==> flow/design.v <==
module seg7_0or1 (
  input  wire       clk,      
  input  wire       rstn,     
  input  wire       iClass,   
  output reg  [6:0] oSeg,     
  output reg        oC        
);
  localparam integer DIV = 100_000;
  reg [16:0] cnt;    
  reg        sel;    
  always @(posedge clk or negedge rstn) begin
    if (!rstn) begin
      cnt <= 0; sel <= 0;
    end else begin
      cnt <= cnt + 1;
      if (cnt == DIV-1) begin
        cnt <= 0;
        sel <= ~sel;    
      end
    end
  end
  localparam [6:0] ZERO = 7'b1111110;  
  localparam [6:0] ONE  = 7'b0110000;  
  always @* begin
    if (iClass == 1'b0) begin
      oSeg = ZERO;
      oC   = sel;       
    end else begin
      if (sel == 1'b0) begin
        oSeg = ZERO;    
        oC   = 1'b0;
      end else begin
        oSeg = ONE;     
        oC   = 1'b1;
      end
    end
  end
endmodule
### Tool chain data of seg7_0or1

The steps from the RTL of seg7_0or1 to its reports follow in flow order.
Line numbers count from 1 in the design file above.
Operators carry their Yosys type and port widths (W data, S select, Z words).
Cell names lack the library's common part.
Not given: -

| set-up | value |
|---|---|
| top | seg7_0or1 |
| clock port | clk |
| cell library | sky130hd |
| timing corner | tt_025C_1v80 |

### Word-level counts

Counts by Yosys on the flattened word-level netlist (proc, flatten, opt, wreduce; memories kept). Register bits leave out memories and registers merged into their read ports (data or address); mux counts leave out enables and synchronous resets folded into registers. Print and check cells are left out. Cells with the same type and inputs are merged into one.

| bit counts | value |
|---|---|
| bits in registers | 18 |
| bits of input ports | 3 |
| word-level cells | 10 |

| operators by class | value |
|---|---|
| add/sub/neg operators | 1 |
| equality and inequality tests | 1 |
| muxes and demuxes | 5 |
| bitwise gates (word level) | 1 |

Operator list:

| operator | count |
|---|---|
| $add A17 B1 Y17 const B | 1 |
| $eq A17 B17 Y1 const B | 1 |
| $mux W17 | 1 |
| $mux W7 | 2 |
| $mux W1 | 2 |
| $not A1 Y1 | 1 |

### Longest topological paths

Longest topological path by Yosys (ltp), each cell counted once; first at word level (registers and memories cut), then after technology mapping (sequential cells cut; the memories' decode and read muxes count).

| logic depth | value |
|---|---|
| depth after elaboration | 2 |
| ABC_AREA | 0 |
| mapped depth | 5 |

### Synthesis result

Source: synth_stat.txt of the flow (Yosys; design flattened, memories mapped). It holds for the ABC_AREA given above (unset counts as 0); a run with the other value may have another netlist.
Totals and module areas in this step are rounded.

Cells by type:

| cell type | count | total area (µm²) |
|---|---|---|
| dfrtp_1 | 18 | 450.432 |
| xnor2_1 | 9 | 78.826 |
| xor2_1 | 7 | 61.309 |
| buf_4 | 6 | 45.043 |
| nor2_1 | 11 | 41.29 |
| nand3_1 | 6 | 30.029 |
| nand4_1 | 4 | 25.024 |
| nor4_1 | 4 | 25.024 |
| nor3_1 | 4 | 20.019 |
| nor3_4 | 1 | 16.266 |
| and3_1 | 2 | 12.512 |
| and4bb_1 | 1 | 12.512 |
| ha_1 | 1 | 12.512 |
| nand4_2 | 1 | 12.512 |
| nand2_1 | 3 | 11.261 |
| or3_4 | 1 | 11.261 |
| nand3_2 | 1 | 10.01 |
| conb_1 | 2 | 7.507 |

Other cell types: 2; their cells: 3.

| mapped netlist | value |
|---|---|
| mapped cells | 85 |
| cell area after synthesis | 897 µm² |
| sequential part of the area | 450 µm² |
| flip-flop cells | 18 |
| buffer cells | 6 |

### Worst setup path after synthesis

Source: OpenSTA report_checks on the synthesized netlist (no wires, ideal clock, input and output delay 20% of the period each), path of least setup slack; recovery checks are left aside. Register names are those of the netlist, which keeps one name where synthesis merged equal registers.

| timing after synthesis | value |
|---|---|
| kind | reg2reg |
| start | reg cnt[0] |
| end | reg cnt[16] |
| clock period | 1610 ps |
| setup time | 133 ps |
| data arrival time | 1281 ps |
| data required time | 1477 ps |
| setup slack | 196 ps |
| delay of the path | 1414 ps |
| driving pins on the path | 6 |
| buffers on the path | 0 |
| synthesis period reached | 1414 ps |

"delay of the path" = arrival - input delay + setup time.
"driving pins on the path" counts driving pins, that of a launching flip-flop among them; a cell with two outputs on the path counts twice.
"synthesis period reached" = period - worst setup slack (recovery checks aside). The figure is calculated, with input and output delays left at 20% of the set period.
Between the ends stands the longest chain of elaborated cells between them, by number of cells; it is not shown to be the way that was timed. Of several equally long chains one is given.
A line is the first line of the expression or statement that the cell stems from. Yosys adds cells for indexed reads and writes and turns some case tables into memories.
At most two assigning lines are given for a register; there are more.

| on the way, after synthesis | value |
|---|---|
| cells stage by stage | dfrtp_1 ha_1 nand4_1 nor4_1 xnor2_1 nor2_1 |
| cells in the longest elaborated chain | 2 |

RTL lines, path after synthesis:

| what | line | source |
|---|---|---|
| start, declared | 9 | `reg [16:0] cnt;` |
| start, assigned | 13 | `cnt <= 0; sel <= 0;` |
| start, assigned | 15 | `cnt <= cnt + 1;` |
| $add A17 B1 Y17 | 15 |  |
| $mux W17 | 16 | `if (cnt == DIV-1) begin` |
| end, assigned | 15 |  |
| end, assigned | 17 | `cnt <= 0;` |
| end, declared | 9 |  |

### Timing after layout

From the final timing report of run 1: the path of least setup slack in the routed layout; clock arrival at registers is part of the times.
The path's times are printed in steps of 10 ps; the period is the one set.

| timing post-layout | value |
|---|---|
| kind | reg2reg |
| start | reg cnt[2] |
| end | reg cnt[11] |
| clock period | 2160 ps |
| setup time | 70 ps |
| data arrival time | 1780 ps |
| data required time | 2370 ps |
| setup slack | 590 ps |
| driving pins on the path | 5 |
| buffers on the path | 0 |

Between the ends stands the longest chain of elaborated cells between them, by number of cells; it is not shown to be the way that was timed. Of several equally long chains one is given.
At most two assigning lines are given for a register; there are more.

| on the way, post-layout | value |
|---|---|
| cells stage by stage | dfrtp_1 nand3_1 nor3_1 and3_1 xor2_1 |
| cells in the longest elaborated chain | 2 |

RTL lines, path post-layout:

| what | line | source |
|---|---|---|
| start, declared | 9 | `reg [16:0] cnt;` |
| start, assigned | 13 | `cnt <= 0; sel <= 0;` |
| start, assigned | 15 | `cnt <= cnt + 1;` |
| $add A17 B1 Y17 | 15 |  |
| $mux W17 | 16 | `if (cnt == DIV-1) begin` |
| end, assigned | 15 |  |
| end, assigned | 17 | `cnt <= 0;` |
| end, declared | 9 |  |

==> results <==
Below are 2 stored runs of the flow (Yosys, OpenROAD; platform sky130hd) on seg7_0or1, each with its settings and what was measured, unordered. Constraints: input delay and output delay 20% of the set period each, output load 0.01 pF.
"achieved clock period": clock period set for the run, less the worst setup slack. It is reckoned from that one timing run; input and output delays stay at 20% of the period that was set.
"worst path time" = time allowed to the worst setup path (clock period - input delay - output delay, where it has them) - its slack; a late launch clock adds to it, a late capture clock takes from it.
"power" rests on the timing tool's default activity at the inputs, not on a simulated workload.
"worst path time" is known to 10 ps.
Results are given in rounded form.
Settings: n/a = not set for that run.
A result given as n/a is not shown for that run.

| run name | period_ns | CORE_UTILIZATION | SETUP_SLACK_MARGIN | PLACE_DENSITY | GPL_TIMING_DRIVEN | CTS_CLUSTER_SIZE | CTS_CLUSTER_DIAMETER | MIN_ROUTING_LAYER | CAP_MARGIN | CORE_MARGIN | SLEW_MARGIN | PLACE_DENSITY_LB_ADDON | CORE_ASPECT_RATIO | ABC_AREA | final design utilization | netlist area reported by Yosys (µm²) | worst hold slack after layout (ps) | die area (µm²) | worst slack on setup checks (ps) | worst path time (ps) | type of the worst setup path | achieved clock period (ps) | total negative slack on setup checks (ps) | power (mW) | standard-cell area of the final layout (µm²) |
|---|---|---|---|---|---|---|---|---|---|---|---|---|---|---|---|---|---|---|---|---|---|---|---|---|---|
| run 1 | 2.16 | 61 | 0.54 | 0.91 | 0 | 76 | 213 | met1 | 20 | 2 | 20 | n/a | n/a | n/a | 0.78 | 897 | 500 | 1790 | 594 | 1570 | reg2reg | 1566 | 0 | 0.511 | 1040 |
| run 2 | 0.933 | 66 | n/a | n/a | n/a | n/a | 262 | met2 | 20 | 2 | 20 | 0.2 | 1.39 | 0 | n/a | n/a | n/a | n/a | n/a | n/a | n/a | n/a | n/a | n/a | n/a |

Run 2: incomplete, placement halted on DPL-0033
